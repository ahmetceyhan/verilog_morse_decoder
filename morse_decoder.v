==> flow/design.v <==
`timescale 1ns / 1ps
module morse_decoder
(
 input signal_in,clock,
 output reg [7:0] decimal_out
);
reg signal_1s,signal_2s,signal_3s, signal_4s,signal_5s;
reg signal_6s,signal_7s,signal_8s,signal_9s,signal_10s;
reg signal_11s, signal_12s,signal_13s,signal_14s,signal_15s;
reg signal_16s,signal_17s,signal_18s,signal_19s, signal_20s;
reg signal_21s,signal_22s;
	always @(posedge clock)
		begin
			 signal_1s<=signal_in;
			 signal_2s<=signal_1s;
			 signal_3s<=signal_2s;					 
			 signal_4s<=signal_3s;
			 signal_5s<=signal_4s;
			 signal_6s<=signal_5s;
			 signal_7s<=signal_6s;                
			 signal_8s<=signal_7s;
			 signal_9s<=signal_8s;
			 signal_10s<=signal_9s;
			 signal_11s<=signal_10s;                
			 signal_12s<=signal_11s;
			 signal_13s<=signal_12s;
			 signal_14s<=signal_13s;
			 signal_15s<=signal_14s;                
			 signal_16s<=signal_15s;
			 signal_17s<=signal_16s;
			 signal_18s<=signal_17s;
			 signal_19s<=signal_18s;					 
			 signal_20s<=signal_19s;
			 signal_21s<=signal_20s;
			 signal_22s<=signal_21s;
    end
	always @(posedge clock)   
		begin
			if(!signal_1s&&!signal_2s&&!signal_3s)
				begin
					if(signal_4s && signal_5s && signal_6s && !signal_7s && signal_8s && signal_9s && signal_10s && !signal_11s && signal_12s && signal_13s && signal_14s && !signal_15s && signal_16s && signal_17s && signal_18s&& !signal_19s && signal_20s&& signal_21s&& signal_22s)
						begin
							decimal_out<=48;                             
						end	
					else if(signal_4s && signal_5s && signal_6s && !signal_7s && signal_8s && signal_9s && signal_10s && !signal_11s && signal_12s && signal_13s && signal_14s && !signal_15s && signal_16s && signal_17s && signal_18s&& !signal_19s&& signal_20s)
						begin
							decimal_out<=49;                              
						end	
					else if(signal_4s && !signal_5s && signal_6s && signal_7s && signal_8s && !signal_9s && signal_10s && signal_11s && signal_12s && !signal_13s && signal_14s && signal_15s&& signal_16s&& !signal_17s&& signal_18s&& signal_19s&& signal_20s)
						begin
							decimal_out<=57;
						end	
					else if(signal_4s && signal_5s && signal_6s && !signal_7s && signal_8s && signal_9s && signal_10s && !signal_11s && signal_12s && signal_13s && signal_14s && !signal_15s && signal_16s && !signal_17s && signal_18s)
						begin
							decimal_out<=50;                       
						end	
					else if(signal_4s && !signal_5s && signal_6s && !signal_7s && signal_8s && signal_9s && signal_10s && !signal_11s && signal_12s && signal_13s && signal_14s && !signal_15s&& signal_16s&& signal_17s&& signal_18s)
						begin
							decimal_out<=56;                               
						end	
					else if(signal_4s && signal_5s && signal_6s && !signal_7s && signal_8s && signal_9s && signal_10s && !signal_11s && signal_12s && signal_13s && signal_14s && !signal_15s&& signal_16s)
						begin
							decimal_out<=74; 
						end	
					else if(signal_4s && signal_5s && signal_6s && !signal_7s && signal_8s && !signal_9s && signal_10s && signal_11s && signal_12s && !signal_13s && signal_14s && signal_15s&& signal_16s)
						begin
							decimal_out<=81;                                                
						end	
					else if(signal_4s && signal_5s && signal_6s && !signal_7s && signal_8s && signal_9s && signal_10s && !signal_11s && signal_12s && !signal_13s && signal_14s && !signal_15s && signal_16s)
						begin
							decimal_out<=51;                              
						end	
					else if(signal_4s && !signal_5s && signal_6s && !signal_7s && signal_8s && !signal_9s && signal_10s && signal_11s && signal_12s && !signal_13s && signal_14s && signal_15s&& signal_16s)
						begin
							decimal_out<=55;                               
						end	
					else if(signal_4s && signal_5s && signal_6s && !signal_7s && signal_8s && signal_9s && signal_10s && !signal_11s && signal_12s && !signal_13s && signal_14s && signal_15s&& signal_16s)
						begin
							decimal_out<=89;                               
						end	
					else if(signal_4s && !signal_5s && signal_6s && !signal_7s && signal_8s && signal_9s && signal_10s && !signal_11s && signal_12s && signal_13s && signal_14s)
						begin
							decimal_out<=90;                              
						end	
					else if(signal_4s && signal_5s && signal_6s && !signal_7s && signal_8s && !signal_9s && signal_10s && !signal_11s && signal_12s && !signal_13s && signal_14s)
						begin
							decimal_out<=52;                                
						end	
					else if(signal_4s && !signal_5s && signal_6s && !signal_7s && signal_8s && !signal_9s && signal_10s && !signal_11s && signal_12s && signal_13s && signal_14s)
						begin
							decimal_out<=54;                               
						end	
					else if(signal_4s && signal_5s && signal_6s && !signal_7s && signal_8s && signal_9s && signal_10s && !signal_11s && signal_12s&& signal_13s&& signal_14s)
						begin
							decimal_out<=79;                                                 
						end	
					else if(signal_4s && !signal_5s && signal_6s && signal_7s && signal_8s && !signal_9s && signal_10s && signal_11s && signal_12s && !signal_13s && signal_14s)
						begin
							decimal_out<=80;                                                
						end	
					else if(signal_4s && signal_5s && signal_6s && !signal_7s && signal_8s && !signal_9s && signal_10s && !signal_11s && signal_12s && signal_13s && signal_14s)
						begin
							decimal_out<=88;                               
						end	
					else if(signal_4s && !signal_5s && signal_6s && signal_7s && signal_8s && !signal_9s && signal_10s && !signal_11s && signal_12s && signal_13s && signal_14s)
						begin
							decimal_out<=67;
						end
					else if(signal_4s && !signal_5s && signal_6s && !signal_7s && signal_8s && !signal_9s && signal_10s && !signal_11s && signal_12s)
						begin
							decimal_out<=53; 
						end	
					else if(signal_4s && signal_5s && signal_6s && !signal_7s && signal_8s && !signal_9s && signal_10s && signal_11s && signal_12s)
						begin
							decimal_out<=75; 
						end	
					else if(signal_4s && !signal_5s && signal_6s && !signal_7s && signal_8s && signal_9s && signal_10s && !signal_11s && signal_12s)
						begin
							decimal_out<=76; 
						end	
					else if(signal_4s && signal_5s && signal_6s && !signal_7s && signal_8s && !signal_9s && signal_10s&& !signal_11s && signal_12s)
						begin
							decimal_out<=86;                               
						end	
					else if(signal_4s && signal_5s && signal_6s && !signal_7s && signal_8s && signal_9s && signal_10s && !signal_11s && signal_12s)
						begin
							decimal_out<=87;                               
						end	
					else if(signal_4s&&!signal_5s&&signal_6s&&!signal_7s&&signal_8s&&!signal_9s&&signal_10s&&signal_11s&&signal_12s)
						begin
						decimal_out<=66;                                     
						end
					else if(signal_4s && !signal_5s && signal_6s && signal_7s && signal_8s && !signal_9s && signal_10s && signal_11s && signal_12s)
						begin
							decimal_out<=71;
						end	
					else if(signal_4s && !signal_5s && signal_6s && signal_7s && signal_8s && !signal_9s && signal_10s && !signal_11s && signal_12s)
						begin
							decimal_out<=70;
						end	
					else if(signal_4s && !signal_5s && signal_6s && !signal_7s && signal_8s && !signal_9s && signal_10s)
						begin
							decimal_out<=72;
						end	
					else if(signal_4s && signal_5s && signal_6s && !signal_7s && signal_8s && signal_9s&& signal_10s)
						begin
							decimal_out<=77; 
						end	
					else if(signal_4s && !signal_5s && signal_6s && !signal_7s && signal_8s && signal_9s && signal_10s)
						begin
							decimal_out<=68;
						end
					else if(signal_4s && !signal_5s && signal_6s && signal_7s && signal_8s && !signal_9s && signal_10s)
						begin
							decimal_out<=82;                                                 
						end	
					else if(signal_4s && signal_5s && signal_6s && !signal_7s && signal_8s && !signal_9s && signal_10s)
						begin
							decimal_out<=85;                                
						end	
					else if(signal_4s && !signal_5s && signal_6s && !signal_7s && signal_8s)
						begin
							decimal_out<=83;                                                 
						end	
					else if(signal_4s && !signal_5s && signal_6s && signal_7s && signal_8s)
						begin
							decimal_out<=78;                                                 
						end	
					else if(signal_4s&&signal_5s&&signal_6s&&!signal_7s&&signal_8s)
						begin
						decimal_out<=65;											  
						end
					else if(signal_4s && !signal_5s && signal_6s)
						begin
							decimal_out<=73; 
						end	
					else if(signal_4s && signal_5s && signal_6s)
						begin
							decimal_out<=84;   
						end	
					else if(signal_4s)
						begin
							decimal_out<=69;
						end	
					else if(!signal_1s && !signal_2s && !signal_3s && !signal_4s && !signal_5s && !signal_6s && signal_7s)
						begin
							decimal_out<=32;
						end	
				end
      end
endmodule
Reports on morse_decoder
What the tools print for morse_decoder, step after step.
Lines are those of the file above, counted from 1.
Cell names lack the library's common part.
Not given: -
Set-up
  top module: morse_decoder
  clock input: clock
  standard-cell library: sky130hd
  corner: tt_025C_1v80

Elaborated design
Counts by Yosys on the flattened word-level netlist (proc, flatten, opt, wreduce; memories kept). Register bits leave out memories and registers merged into their read ports (data or address). Print and check cells are left out. Cells with the same type and inputs are merged into one.
Storage and ports
  word-level cells: 172
  bits in registers: 29
Cells by class
  reductions and logical operators: 109
  mux-type cells: 36
Operator list (count)
  7-bit 2-to-1 mux: 32
  1-bit logical AND: 90
  37-bit nonzero test: 1
  1-bit logical NOT: 13
  4-bit 2-to-1 mux: 3
  8-bit OR reduction: 1
  5-bit OR reduction: 1
  3-bit OR reduction: 1
  2-bit AND reduction: 1
  2-bit OR reduction: 1
  1-bit 2-to-1 mux: 1

Longest topological paths
Depth = most cells in a row (Yosys ltp): at word level without a register or memory, in the mapped netlist without a sequential cell, where the memories' decode and read muxes count.
Logic depth
  depth in word-level cells: 43
  ABC_AREA: 0
  mapped depth: 8
  gate-level depth less buffers: 6

After synthesis
Yosys stat after the flow's synthesis: flattened, memories mapped to cells. It holds for the ABC_AREA given above (unset counts as 0); a run with the other value may have another netlist.
Cell types
  dfxtp_1: count 22, area in all 440.422 sq um
  edfxtp_1: count 7, area in all 210.202 sq um
  nand3_1: count 11, area in all 55.053 sq um
  nor2b_1: count 8, area in all 50.048 sq um
  a31oi_1: count 7, area in all 43.792 sq um
  nand2_1: count 11, area in all 41.29 sq um
  a21oi_1: count 8, area in all 40.038 sq um
  o21ai_0: count 8, area in all 40.038 sq um
  nor3b_4: count 2, area in all 37.536 sq um
  nor2_1: count 9, area in all 33.782 sq um
  nand4_1: count 5, area in all 31.28 sq um
  buf_2: count 6, area in all 30.029 sq um
  nand2b_1: count 4, area in all 25.024 sq um
  nor3_1: count 5, area in all 25.024 sq um
  nand4b_4: count 1, area in all 23.773 sq um
  buf_6: count 2, area in all 22.522 sq um
  o211ai_1: count 3, area in all 22.522 sq um
  inv_1: count 5, area in all 18.768 sq um
Other cell types: 40; their cells: 45.
Synthesis totals
  area of sequential cells: 0.0006506 sq mm
  mapped area: 0.0015728 sq mm
  flip-flop cells: 29
  cell count: 169
  buffer cells: 11

Path before layout
Path of least setup slack by OpenSTA after synthesis, without wires, with an ideal clock, recovery checks aside; 20% of the period is set as input and as output delay. Where synthesis merged equal registers, the netlist keeps one of their names.
Timing after synthesis
  kind: flip-flop to flip-flop
  start: reg signal_5s
  end: reg decimal_out[0]
  period: 1.94 ns
  arrival time: 1.511 ns
  delay of the path: 1.901 ns
  time at the first pin: 0.000 ns
  path slack: 0.039 ns
  stages on the path: 6
  buffers on the path: 2
  data required time: 1.550 ns
  library setup time: 0.390 ns
  synthesis period reached: 1.901 ns
"delay of the path" = arrival - input delay + setup time.
"stages on the path": output pins that drive a net of the path, with the launching flip-flop's if there is one; two outputs of one cell count as two.
"synthesis period reached" is the clock period less the worst setup slack; recovery checks do not enter. This is arithmetic on one report: input and output delays are still those of the set period (20% each).
The rows between start and end are the longest chain of elaborated cells between them; the timing report does not say that the signal goes this way. Where chains are equally long, one stands for them.
Each line given opens the expression or statement behind the cell; cells for indexed reads and writes are added by Yosys, which also makes memories of some case tables.
At most two assigning lines are given for a register; there are more.
Only ways into the end's enable, where the timed path ends, are counted here.
On the way, after synthesis
  cell sequence: dfxtp_1 buf_6 clkbuf_1 nor2_1 a21oi_1 nor4_1
  cells in the longest elaborated chain: 20
  elaborated cells on any way between the ends: 90
  classes of those cells: reduce/logical (90)
Ends and longest elaborated chain, after synthesis
  start, declared: RTL line 7  | reg signal_1s,signal_2s,signal_3s, signal_4s,signal_5s;
  start, assigned: RTL line 18  | signal_5s<=signal_4s;
  1-bit logical AND (18 in a row): RTL line 41  | if(signal_4s && signal_5s && signal_6s && !signal_7s && signal_8s && signal_9s && signal_10s && !signal_11s && ...
  37-bit nonzero test
  2-bit AND reduction
  end, assigned: RTL line 43  | decimal_out<=48;
  end, assigned: RTL line 47  | decimal_out<=49;
  end, declared: RTL line 5  | output reg [7:0] decimal_out

Path in the finished layout
Path of least setup slack in the final report of stored run 1 (OpenROAD, finished layout, wires in). Where an end is a register, its clock arrival counts in the times.
Timing post-layout
  kind: flip-flop to flip-flop
  start: reg signal_11s
  end: reg decimal_out[6]
  path slack: 0.38 ns
  stages on the path: 7
  arrival time: 2.25 ns
  buffers on the path: 0
  time at the first pin: 0.33 ns
  period: 2.54 ns
  data required time: 2.63 ns
  library setup time: 0.24 ns
The rows between start and end are the longest chain of elaborated cells between them; the timing report does not say that the signal goes this way. Where chains are equally long, one stands for them.
At most two assigning lines are given for a register; there are more.
The path ends at the data pin of a flip-flop with enable; ways to the enable are not counted.
On the way, post-layout
  cell sequence: dfxtp_1 inv_1 nor4_2 nand3_1 nand3_1 a311oi_2 and4_1
  cells in the longest elaborated chain: 23
  elaborated cells on any way between the ends: 86
  classes of those cells: mux (20); reduce/logical (66)
Ends and longest elaborated chain, post-layout
  start, declared: RTL line 9  | reg signal_11s, signal_12s,signal_13s,signal_14s,signal_15s;
  start, assigned: RTL line 24  | signal_11s<=signal_10s;
  1-bit logical NOT: RTL line 137  | else if(signal_4s && !signal_5s && signal_6s && signal_7s && signal_8s && !signal_9s && signal_10s && !signal_ ...
  1-bit logical AND (2 in a row): RTL line 137
  7-bit 2-to-1 mux: RTL line 137
  7-bit 2-to-1 mux: RTL line 133  | else if(signal_4s && !signal_5s && signal_6s && signal_7s && signal_8s && !signal_9s && signal_10s && signal_1 ...
  7-bit 2-to-1 mux: RTL line 129  | else if(signal_4s&&!signal_5s&&signal_6s&&!signal_7s&&signal_8s&&!signal_9s&&signal_10s&&signal_11s&&signal_12 ...
  7-bit 2-to-1 mux: RTL line 125  | else if(signal_4s && signal_5s && signal_6s && !signal_7s && signal_8s && signal_9s && signal_10s && !signal_1 ...
  7-bit 2-to-1 mux: RTL line 121  | else if(signal_4s && signal_5s && signal_6s && !signal_7s && signal_8s && !signal_9s && signal_10s&& !signal_1 ...
  [8 not listed]
  7-bit 2-to-1 mux: RTL line 85  | else if(signal_4s && signal_5s && signal_6s && !signal_7s && signal_8s && !signal_9s && signal_10s && !signal_ ...
  7-bit 2-to-1 mux: RTL line 81  | else if(signal_4s && !signal_5s && signal_6s && !signal_7s && signal_8s && signal_9s && signal_10s && !signal_ ...
  7-bit 2-to-1 mux: RTL line 77  | else if(signal_4s && signal_5s && signal_6s && !signal_7s && signal_8s && signal_9s && signal_10s && !signal_1 ...
  7-bit 2-to-1 mux: RTL line 73  | else if(signal_4s && !signal_5s && signal_6s && !signal_7s && signal_8s && !signal_9s && signal_10s && signal_ ...
  7-bit 2-to-1 mux: RTL line 69  | else if(signal_4s && signal_5s && signal_6s && !signal_7s && signal_8s && signal_9s && signal_10s && !signal_1 ...
  7-bit 2-to-1 mux: RTL line 65  | else if(signal_4s && signal_5s && signal_6s && !signal_7s && signal_8s && !signal_9s && signal_10s && signal_1 ...
  7-bit 2-to-1 mux: RTL line 61  | else if(signal_4s && signal_5s && signal_6s && !signal_7s && signal_8s && signal_9s && signal_10s && !signal_1 ...
  end, assigned: RTL line 59  | decimal_out<=56;
  end, assigned: RTL line 63  | decimal_out<=74;
  end, declared: RTL line 5  | output reg [7:0] decimal_out

Measured results for morse_decoder: 2 stored runs of the Yosys and OpenROAD flow on sky130hd. The settings differ; the order carries no meaning. The constraints put input and output delay at 20% of the set period each and load the outputs with 0.01 pF.
"achieved clock period" = clock period - worst setup slack. The figure is calculated, with input and output delays left at 20% of the set period.
"worst setup path time": the worst setup path's part of the clock period (all of it between registers, 20% less for each end at a port) less its slack. A launch clock that arrives late makes it longer, a capture clock that arrives late makes it shorter.
"power" rests on the timing tool's default activity at the inputs, not on a simulated workload.

Stored run 1
==> flow/run.sh <==
#!/bin/bash
# the make line also repeats the synthesis and layout settings of config.mk as NAME=value (left out here)
make -C /OpenROAD-flow-scripts/flow DESIGN_CONFIG=/design/flow/config.mk WORK_HOME=/design/flow/orfs CLKGATE_MAP_FILE= finish
==> flow/config.mk <==
export PLATFORM = sky130hd
export DESIGN_NAME = morse_decoder
export DESIGN_NICKNAME = morse_decoder
export VERILOG_FILES = /design/flow/design.v
export SDC_FILE = /design/flow/constraint.sdc
export NUM_CORES = 4
export LEC_CHECK = 0
export CAP_MARGIN = 20
export CORE_ASPECT_RATIO = 1.48
export CORE_MARGIN = 2
export CORE_UTILIZATION = 70
export CTS_CLUSTER_SIZE = 51
export HOLD_SLACK_MARGIN = -0.03
export PLACE_DENSITY_LB_ADDON = 0.14
export SETUP_SLACK_MARGIN = -0.21
export SLEW_MARGIN = 20
==> flow/constraint.sdc <==
create_clock -name core_clock -period 2.54 [get_ports {clock}]
set_input_delay 0.5080 -clock core_clock [delete_from_list [all_inputs] [get_ports {clock}]]
set_output_delay 0.5080 -clock core_clock [all_outputs]
set_load 0.01 [all_outputs]

==> results of stored run 1 <==
chip area after synthesis (Yosys): 0.0015728 sq mm
die area: 0.0026491 sq mm
standard-cell area of the final layout: 0.0017016 sq mm
utilization: 0.81
worst setup slack after layout: 0.384 ns
total negative slack: 0.000 ns
worst hold slack: 0.360 ns
power: 898.2 µW
achieved clock period: 2.156 ns
worst setup path time: 2.16 ns
worst setup path kind: flip-flop to flip-flop

Stored run 2
==> flow/run.sh <==
#!/bin/bash
# the make line also repeats the synthesis and layout settings of config.mk as NAME=value (left out here)
make -C /OpenROAD-flow-scripts/flow DESIGN_CONFIG=/design/flow/config.mk WORK_HOME=/design/flow/orfs CLKGATE_MAP_FILE= finish
==> flow/config.mk <==
export PLATFORM = sky130hd
export DESIGN_NAME = morse_decoder
export DESIGN_NICKNAME = morse_decoder
export VERILOG_FILES = /design/flow/design.v
export SDC_FILE = /design/flow/constraint.sdc
export NUM_CORES = 4
export LEC_CHECK = 0
export ABC_AREA = 1
export CAP_MARGIN = 40
export CELL_PAD_IN_SITES_DETAIL_PLACEMENT = 0
export CORE_ASPECT_RATIO = 0.77
export CORE_MARGIN = 2
export CORE_UTILIZATION = 71
export CTS_CLUSTER_DIAMETER = 68
export CTS_CLUSTER_SIZE = 59
export GPL_ROUTABILITY_DRIVEN = 0
export GPL_TIMING_DRIVEN = 1
export MAX_ROUTING_LAYER = met4
export MIN_ROUTING_LAYER = met2
export PLACE_DENSITY = 0.6
export SLEW_MARGIN = 20
export TNS_END_PERCENT = 5
==> flow/constraint.sdc <==
create_clock -name core_clock -period 3.13 [get_ports {clock}]
set_input_delay 0.6260 -clock core_clock [delete_from_list [all_inputs] [get_ports {clock}]]
set_output_delay 0.6260 -clock core_clock [all_outputs]
set_load 0.01 [all_outputs]

==> results of stored run 2 <==
did not finish, routing stopped with GRT-0116
